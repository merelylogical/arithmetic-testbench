==> flow/design.v <==
module monitor #(
	parameter WIDTH       = 32,
	parameter NUM_SUB_MON = 2
)(
	input clk,
	input reset,
	input  [WIDTH-1:0] i_dut_ia,
	input  [WIDTH-1:0] i_dut_ib,
	input  [WIDTH-1:0] i_dut_os,
	output             o_mon_ready,
	output [WIDTH-1:0] o_diff
);
	reg [NUM_SUB_MON-1:0] dist_ctr;
	reg [NUM_SUB_MON-1:0] dist_ctr_delayed;
	always @(posedge clk) begin
		if (reset) begin
			dist_ctr        [NUM_SUB_MON-1]   <= 1'b1;
			dist_ctr        [NUM_SUB_MON-2:0] <= {(NUM_SUB_MON-1){1'b0}};
			dist_ctr_delayed[NUM_SUB_MON-1:0] <= {NUM_SUB_MON{1'b0}};
		end
		else begin
			dist_ctr              [0] <= dist_ctr[NUM_SUB_MON-1];
			dist_ctr[NUM_SUB_MON-1:1] <= dist_ctr[NUM_SUB_MON-2:0];
			dist_ctr_delayed          <= dist_ctr;
		end
	end
	reg        [WIDTH-1:0] a       [NUM_SUB_MON-1:0];
	reg        [WIDTH-1:0] b       [NUM_SUB_MON-1:0];
	reg        [WIDTH-1:0] o_dut   [NUM_SUB_MON-1:0];
	wire       [WIDTH-1:0] o_mon   [NUM_SUB_MON-1:0];
	wire       [WIDTH-1:0] o_dtm   [NUM_SUB_MON-1:0];
	reg        [WIDTH-1:0] sub_diff[NUM_SUB_MON-1:0];
	reg        [WIDTH-1:0] diff;
	wire [NUM_SUB_MON-1:0] clk_sub;
	wire [NUM_SUB_MON-1:0] mat_diff[WIDTH-1:0];
	reg [1:0] ready_ctr;
	always @(posedge clk) begin
		if (reset)
			ready_ctr <= 2'b00;
		else if (dist_ctr[0])
			case (ready_ctr)
				2'b00:   ready_ctr <= 2'b01;
				2'b01:   ready_ctr <= 2'b10;
				2'b10:   ready_ctr <= 2'b11;
				2'b11:	ready_ctr <= 2'b11;
				default: ready_ctr <= 2'b00;
			endcase
	end
	assign o_mon_ready = &ready_ctr;
	assign o_diff = (&ready_ctr) ? diff : {WIDTH{1'b0}};
	genvar gi, gj;
	generate
	for (gi=0; gi<NUM_SUB_MON; gi=gi+1) begin: gen_sub_mon
		always @(posedge clk)
			if (reset) begin
				a    [gi] <= {WIDTH{1'b0}};
				b    [gi] <= {WIDTH{1'b0}};
				o_dut[gi] <= {WIDTH{1'b0}};
			end
			else if (dist_ctr[gi]) begin
				a    [gi] <= i_dut_ia;
				b    [gi] <= i_dut_ib;
				o_dut[gi] <= i_dut_os;
			end
		always @(posedge clk)
			if (reset)
				sub_diff [gi] <= {WIDTH{1'b0}};
			else if (dist_ctr[gi])
				sub_diff [gi] <= o_dtm[gi] ^ o_mon[gi];
			else
				sub_diff [gi] <= {WIDTH{1'b0}};
		assign clk_sub[gi] = clk && dist_ctr_delayed[gi];
		sub_mon #(
			.WIDTH     ( WIDTH )
		) u_sub_mon (
			.clk       ( clk_sub[gi] ),
			.reset     ( reset    ),
			.i_a       ( a    [gi] ),
			.i_b       ( b    [gi] ),
			.i_dut_o   ( o_dut[gi] ),
			.o_mon_o   ( o_mon[gi] ),
			.o_dtm_o   ( o_dtm[gi] )
		);
	end
	for (gj=0; gj<WIDTH; gj=gj+1) begin: gen_mat_outer
		for (gi=0; gi<NUM_SUB_MON; gi=gi+1) begin: gen_mat_inner
			assign mat_diff[gj][gi] = sub_diff [gi][gj];
		end
	end
	for (gj=0; gj<WIDTH; gj=gj+1) begin: gen_diff
		always @(posedge clk)
			diff[gj] <= |mat_diff[gj];
	end
	endgenerate
endmodule
module sub_mon #(
	parameter WIDTH = 32
)(
	input clk,
	input reset,
	input      [WIDTH-1:0] i_a,
	input      [WIDTH-1:0] i_b,
	input      [WIDTH-1:0] i_dut_o,
	output reg [WIDTH-1:0] o_mon_o,
	output reg [WIDTH-1:0] o_dtm_o
);
	always @(posedge clk)
		if (i_a[0] && i_b[0])
			o_mon_o <= i_b;
		else
			o_mon_o <= i_a + i_b;
	always @(posedge clk)
		o_dtm_o <= i_dut_o;
endmodule
==> Tool chain data of monitor <==
Tool output for the design above, in the order of the flow.
Line numbers count from 1 in the design file above.
Operators carry their Yosys type and port widths (W data, S select, Z words).
Cell names lack the library's common part.
{ "inputs": {"design": "monitor", "clock_port": "clk", "library": "sky130hd", "corner": "tt_025C_1v80"} }

==> Word level <==
Source: Yosys, flattened and elaborated. Widths are those after wreduce. Registers that Yosys merges into a memory's read port (data or address) are not register bits. Print and check cells do not count. Equal cells are merged and count once.
{ "bits": {"n_memories": 0, "reg_bits": 422, "out_inout_bits": 33, "clocked_rd_ports_x_width": 0, "latch_bits": 0, "in_bits": 98, "elab_cells": 102, "mem_bits_ro": 0, "mem_bits_rw": 0} }
{ "op_classes": {"n_shift": 0, "reduce_logical": 41, "cmp": 0, "add_sub_neg": 2, "n_mul": 0, "eq_ne": 3, "n_logic": 4, "n_div": 0, "mux": 4} }
{ "ops": {"columns": ["operator", "count"], "rows": [
  ["$mux W32", 3],
  ["$reduce_or A2 Y1", 35],
  ["$add A32 B32 Y32", 2],
  ["$xor A32 B32 Y32", 2],
  ["$pmux W2 S3", 1],
  ["$logic_and A1 B1 Y1", 4],
  ["$eq A2 B2 Y1 const B", 2],
  ["$not A1 Y1", 2],
  ["$eq A2 B1 Y1 const B", 1],
  ["$logic_not A2 Y1", 1],
  ["$reduce_and A2 Y1", 1]
]} }

==> Depth <==
Yosys ltp: most cells in a row. Word level: on the elaborated netlist, between registers, memories and ports. Mapped: between sequential cells and ports; inverters and the memories' decode and read muxes count.
{ "logic_depth": {"depth_word": 3, "ABC_AREA": 0, "depth_mapped": 10, "depth_no_buf": 10} }

==> Netlist <==
The flow's flattened synthesis, as Yosys stat reports it; memories are mapped. The netlist is that of the ABC_AREA named above (0 if unset); the other value can give another one.
Totals and module areas in this step are rounded.
{ "by_type": {"columns": ["cell", "count", "area_total_um2"], "rows": [
  ["dfxtp_1", 421, 8.43E+03],
  ["mux2i_1", 192, 1.92E+03],
  ["nor2_1", 308, 1.16E+03],
  ["xnor2_1", 90, 788.256],
  ["ha_1", 60, 750.72],
  ["a21oi_1", 56, 280.269],
  ["and3_1", 41, 256.496],
  ["clkbuf_1", 62, 232.723],
  ["or2_2", 37, 231.472],
  ["nand2_1", 56, 210.202],
  ["a21o_1", 26, 195.187],
  ["o21ai_0", 33, 165.158],
  ["xor2_1", 16, 140.134],
  ["o31ai_1", 12, 90.086],
  ["and2_1", 12, 75.072],
  ["inv_1", 15, 56.304],
  ["nand3_1", 11, 55.053],
  ["nor3_1", 9, 45.043]
]} }
Other cell types: 43; their cells: 96.
{ "synth_totals": {"flip_flops": 421, "buffers": 71, "synth_area_um2": 15820, "cell_count": 1553, "sequential_area_um2": 8428} }
By module: a second synthesis without flattening, with its own total; a netlist apart from the flattened one above.
{ "unflattened": {"cells_unflattened": 1722, "hier_area_um2": 17050} }
Each row is one instance without its submodules.
{ "by_module": {"columns": ["module", "n_cells", "mod_seq_area_um2", "instances", "area_um2"], "rows": [
  ["monitor", 940, 5866, 1, 10220],
  ["sub_mon (WIDTH=32)", 391, 1281, 2, 3417]
]} }

Design monitor on sky130hd. What follows are 2 stored runs of the flow, each under its own settings; their order means nothing. The constraints put input and output delay at 20% of the set period each and load the outputs with 0.01 pF.
"timing.achieved_period_ns" means the clock period less the worst setup slack. The figure is calculated, with input and output delays left at 20% of the set period.
"worst_path_time_ns" is the time allowed to the run's worst setup path (the clock period less input and output delay, where it has them) less its slack. Clock arrival times count: a late capture clock shortens it, a late launch clock lengthens it.
"design_power_mw" rests on the timing tool's default activity at the inputs, not on a simulated workload.
Results are given in rounded form.
[
  {
    "run": "flow run A",
    "settings": { "period_ns": 3.37, "CORE_UTILIZATION": 63, "PLACE_DENSITY": 0.82, "CORE_MARGIN": 5, "CELL_PAD_IN_SITES_GLOBAL_PLACEMENT": 0, "CELL_PAD_IN_SITES_DETAIL_PLACEMENT": 1, "GPL_TIMING_DRIVEN": 1, "CAP_MARGIN": 20, "SLEW_MARGIN": 20 },
    "outcome": "stopped before the end: clock tree synthesis reported DPL-0033"
  },
  {
    "run": "flow run B",
    "settings": { "period_ns": 2.38, "CAP_MARGIN": 20, "CORE_MARGIN": 2, "CORE_UTILIZATION": 40, "SLEW_MARGIN": 20 },
    "results": { "yosys_chip_area_um2": 15820, "design.die.area_um2": 41160, "layout_utilization_pct": 55.0, "fin_ws_ns": -0.278, "timing.setup.tns_ns": -2.783, "design_power_mw": 15.11, "timing.achieved_period_ns": 2.658, "worst_path_time_ns": 2.66, "worst_setup_path_type": "reg-to-reg" }
  }
]
