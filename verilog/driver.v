==> flow/design.v <==
module driver #(
	parameter WIDTH = 32
)(
	input reset,
	input clk_dut,
	input  [WIDTH-1:0] i_rand_a,
	input  [WIDTH-1:0] i_rand_b,
	input  [WIDTH-1:0] i_dut_out,
	output      [31:0] o_dut_delay,
	input              i_fselect,
	input  [WIDTH-1:0] i_fmanual_a,
	input  [WIDTH-1:0] i_fmanual_b,
	input  [WIDTH-1:0] i_fbitset_a,
	input  [WIDTH-1:0] i_fbitset_b,
	input  [WIDTH-1:0] i_fbitclr_a,
	input  [WIDTH-1:0] i_fbitclr_b,
	output [WIDTH-1:0] o_drive_dut_a,
	output [WIDTH-1:0] o_drive_dut_b,
	output [WIDTH-1:0] o_drive_mon_a,
	output [WIDTH-1:0] o_drive_mon_b
);
	localparam K = 4;
	reg [K-1:0] delay_count;
	reg [K-1:0] out_count;
	reg [  3:0] test_state;
	localparam STATE_IDLE  = 4'b0001;
	localparam STATE_READY = 4'b0010;
	localparam STATE_COUNT = 4'b0100;
	localparam STATE_DONE  = 4'b1000;
	always @(posedge clk_dut)
		if (reset)
			test_state <= STATE_IDLE;
		else case (test_state)
			STATE_IDLE : if (~|i_dut_out) test_state <= STATE_READY;
			STATE_READY: if ( &out_count) test_state <= STATE_COUNT;
			STATE_COUNT: if (~|i_dut_out) test_state <= STATE_DONE;
			STATE_DONE :                  test_state <= STATE_DONE;
			default    :                  test_state <= STATE_IDLE;
		endcase
	always @(posedge clk_dut)
		if (reset)
			delay_count <= {K{1'b1}};
		else if(test_state == STATE_COUNT)
			delay_count <= delay_count + 1'b1;
	always @(posedge clk_dut)
		if (reset)
			out_count <= {K{1'b0}};
		else if (test_state == STATE_DONE || i_fselect == 1'b1)
			out_count <= {K{1'b0}};
		else
			out_count <= out_count + 1'b1;
	reg [WIDTH-1:0] a_0;
	reg [WIDTH-1:0] b_0;
	always @(posedge clk_dut)
		if (reset) begin
			a_0 <= {WIDTH{1'b0}};
			b_0 <= {WIDTH{1'b0}};
		end
		else if (&out_count) begin
			a_0 <= {WIDTH{1'b0}};
			b_0 <= {WIDTH{1'b0}};
		end
		else begin
			a_0 <= i_rand_a;
			b_0 <= i_rand_b;
		end
	assign o_dut_delay = (test_state == STATE_DONE) ? delay_count : {32{1'b1}};
	reg [WIDTH-1:0] sa_0;
	reg [WIDTH-1:0] sb_0;
	reg [WIDTH-1:0] fa_0;
	reg [WIDTH-1:0] fb_0;
	always @(posedge clk_dut)
		if (i_fselect == 1'b0) begin
			sa_0 <= a_0 | i_fbitset_a;
			sb_0 <= b_0 | i_fbitset_b;
			fa_0 <= sa_0 & (~i_fbitclr_a);
			fb_0 <= sb_0 & (~i_fbitclr_b);
		end
		else begin
			sa_0 <= i_fmanual_a;
			sb_0 <= i_fmanual_b;
			fa_0 <= sa_0;
			fb_0 <= sb_0;
		end
	reg [WIDTH-1:0] fa_1;
	reg [WIDTH-1:0] fa_2;
	reg [WIDTH-1:0] fb_1;
	reg [WIDTH-1:0] fb_2;
	always @(posedge clk_dut) begin
		fa_1 <= fa_0;
		fa_2 <= fa_1;
		fb_1 <= fb_0;
		fb_2 <= fb_1;
	end
	assign o_drive_dut_a = fa_0;
	assign o_drive_dut_b = fb_0;
	assign o_drive_mon_a = fa_2;
	assign o_drive_mon_b = fb_2;
endmodule
### Tool chain data of driver

What the tools print for driver, step after step.
Lines are those of the file above, counted from 1.
Operators carry their Yosys type and port widths (W data, S select, Z words).
Cell names lack the library's common part.
The mark n/a stands for no value.

| inputs | value |
|---|---|
| top | driver |
| clock | clk_dut |
| cell library | sky130hd |
| timing corner | tt_025C_1v80 |

### Word level

Source: Yosys, flattened and elaborated, memories not mapped. Widths are those after wreduce. Registers that Yosys merges into a memory's read port (data or address) are not register bits. Print and check cells do not count. Equal cells are merged and count once.

| word-level totals | value |
|---|---|
| bits in registers | 332 |
| bits of input ports | 291 |
| output and inout bits | 160 |
| cells after elaboration | 43 |

| cells by class | value |
|---|---|
| add/subtract/negate cells | 2 |
| equal/unequal tests | 7 |
| muxes and demuxes | 9 |
| bitwise operators | 6 |
| reductions and logical operators | 6 |

Operators by type and width:

| cell | number |
|---|---|
| $mux W32 | 5 |
| $and A32 B32 Y32 | 2 |
| $or A32 B32 Y32 | 2 |
| $not A32 Y32 | 2 |
| $reduce_or A32 Y1 | 1 |
| $pmux W4 S4 | 1 |
| $mux W4 | 3 |
| $add A4 B1 Y4 const B | 2 |
| $ne A2 B2 Y1 const B | 3 |
| $reduce_or A2 Y1 | 2 |
| $eq A4 B1 Y1 const B | 1 |
| $eq A4 B2 Y1 const B | 1 |
| $eq A4 B3 Y1 const B | 1 |
| $eq A4 B4 Y1 const B | 1 |
| $reduce_and A4 Y1 | 1 |
| $reduce_and A3 Y1 | 1 |
| $logic_or A1 B1 Y1 | 1 |

### Logic depth

Yosys ltp: most cells in a row. Word level: on the elaborated netlist, between registers, memories and ports. Mapped: between sequential cells and ports; inverters and the memories' decode and read muxes count.

| logic depth | value |
|---|---|
| depth in word-level cells | 3 |
| ABC_AREA | 0 |
| mapped depth | 5 |
| depth with buffers taken out | 4 |

### Mapped cells and area

Yosys stat after the flow's synthesis: flattened, memories mapped to cells. It holds for the ABC_AREA given above (unset counts as 0); a run with the other value may have another netlist.

| mapped netlist | value |
|---|---|
| mapped cells | 755 |
| mapped area | 8966.1 um2 |
| sequential area | 6646.4 um2 |
| flip-flop cells | 332 |
| buffer cells | 54 |

Cells by type:

| cell type | number |
|---|---|
| dfxtp_1 | 332 |
| a21boi_0 | 59 |
| and2_1 | 64 |
| o21ai_0 | 64 |
| nor2_1 | 69 |
| nand2_1 | 64 |
| buf_4 | 27 |
| clkbuf_1 | 19 |
| nand2b_1 | 8 |
| nor4_1 | 7 |
| a21boi_1 | 5 |
| ha_1 | 2 |
| buf_2 | 4 |
| nand4_1 | 3 |
| xnor2_1 | 2 |
| xor2_1 | 2 |
| o32ai_2 | 1 |
| buf_1 | 4 |

Other cell types: 14; their cells: 19.

### Worst setup path after synthesis

Path of least setup slack by OpenSTA after synthesis, without wires, with an ideal clock, recovery checks aside; 20% of the period is set as input and as output delay. Where synthesis merged equal registers, the netlist keeps one of their names.

| timing path after synthesis | value |
|---|---|
| path kind | reg2reg |
| start | register out_count[0] |
| end | register a_0[10] |
| clock period | 1220 ps |
| setup time | 59 ps |
| launch time at the first pin | 0 ps |
| data arrival time | 1240 ps |
| data required time | 1161 ps |
| setup slack | -79 ps |
| delay of the path | 1299 ps |
| driving pins on the path | 6 |
| buffers on the path | 1 |
| synthesis period reached | 1299 ps |

"delay of the path" is the arrival time less input delay plus setup time.
"driving pins on the path" counts driving pins, that of a launching flip-flop among them; a cell with two outputs on the path counts twice.
"synthesis period reached" = period - worst setup slack (recovery checks aside). The figure is calculated, with input and output delays left at 20% of the set period.
Between the ends stands the longest chain of elaborated cells between them, by number of cells; it is not shown to be the way that was timed. Of several equally long chains one is given.
Each line given opens the expression or statement behind the cell; cells for indexed reads and writes are added by Yosys, which also makes memories of some case tables.
At most two assigning lines are given for a register; there are more.

| on the way, after synthesis | value |
|---|---|
| cells stage by stage | dfxtp_1 ha_1 and3_1 nor2_4 clkbuf_1 and2_1 |
| length of the longest elaborated chain | 2 |
| elaborated cells between the ends (all ways) | 2 |
| classes of those cells | reduce/logical: 2 |

RTL lines, path after synthesis:

| element | line | text |
|---|---|---|
| start, declared | 24 | `reg [K-1:0] out_count;` |
| start, assigned | 47 | `out_count <= {K{1'b0}};` |
| start, assigned | 51 | `out_count <= out_count + 1'b1;` |
| $reduce_and A4 Y1 | 59 | `else if (&out_count) begin` |
| $reduce_or A2 Y1 | n/a |  |
| end, assigned | 60 | `a_0 <= {WIDTH{1'b0}};` |
| end, assigned | 64 | `a_0 <= i_rand_a;` |
| end, declared | 52 | `reg [WIDTH-1:0] a_0;` |

### Timing after layout

From the final timing report of stored run 2: the path of least setup slack in the routed layout; clock arrival at registers is part of the times.
The path's times are printed in steps of 10 ps; the period is the one set.

| timing path post-layout | value |
|---|---|
| path kind | reg2out |
| start | register test_state |
| end | output port o_dut_delay[13] |
| clock period | 1200 ps |
| output delay | 240 ps |
| launch time at the first pin | 480 ps |
| data arrival time | 1420 ps |
| data required time | 960 ps |
| setup slack | -460 ps |
| driving pins on the path | 4 |
| buffers on the path | 2 |

An end named without its bit number is one bit of that signal or, where synthesis recoded a state register, one of its new flip-flops.
At most two assigning lines are given for a register; there are more.

| on the way, post-layout | value |
|---|---|
| cells stage by stage | dfxtp_4 clkinvlp_4 buf_2 buf_2 |

RTL lines, path post-layout:

| element | line | text |
|---|---|---|
| start, declared | 25 | `reg [ 3:0] test_state;` |
| start, assigned | 32 | `test_state <= STATE_IDLE;` |
| start, assigned | 34 | `STATE_IDLE : if (~\|i_dut_out) test_state <= STATE_READY;` |
| end, declared | 9 | `output [31:0] o_dut_delay,` |

No chain of elaborated cells between the ends is given.

# Flow runs of driver

driver through Yosys and OpenROAD on sky130hd: 2 stored runs, unordered, with their settings and measured results. The constraints put input and output delay at 20% of the set period each and load the outputs with 0.01 pF.
"allowed time less slack (worst setup path)" is the time allowed to the run's worst setup path (the clock period less input and output delay, where it has them) less its slack. Clock arrival times count: a late capture clock shortens it, a late launch clock lengthens it.
"total power after layout": no workload was simulated; the value follows from the tool's default switching activity.
"allowed time less slack (worst setup path)" is known to 10 ps.

#### Stored run 1

| setting | value |
|---|---|
| period_ns | `0.863` |
| CORE_UTILIZATION | `45` |
| PLACE_DENSITY | `0.47` |
| HOLD_SLACK_MARGIN | `-0.03` |
| CORE_ASPECT_RATIO | `1.6` |
| CORE_MARGIN | `10` |
| CELL_PAD_IN_SITES_GLOBAL_PLACEMENT | `3` |
| GPL_TIMING_DRIVEN | `0` |
| SLEW_MARGIN | `10` |
| MIN_ROUTING_LAYER | `met2` |
| MAX_ROUTING_LAYER | `met5` |
| CAP_MARGIN | `20` |

Unfinished; error GPL-0301 in placement.

#### Stored run 2

| setting | value |
|---|---|
| period_ns | `1.2` |
| CAP_MARGIN | `20` |
| CORE_MARGIN | `2` |
| CORE_UTILIZATION | `40` |
| SLEW_MARGIN | `20` |

| result | value |
|---|---|
| lowest setup slack | -455 ps |
| allowed time less slack (worst setup path) | 1420 ps |
| worst setup path kind | reg2out |
| final setup TNS | -19517 ps |
| smallest hold slack | 135 ps |
| standard-cell area of the final layout | 15832.7 um2 |
| synthesized cell area | 8966.1 um2 |
| total power after layout | 26173 uW |
| die area | 23628.3 um2 |
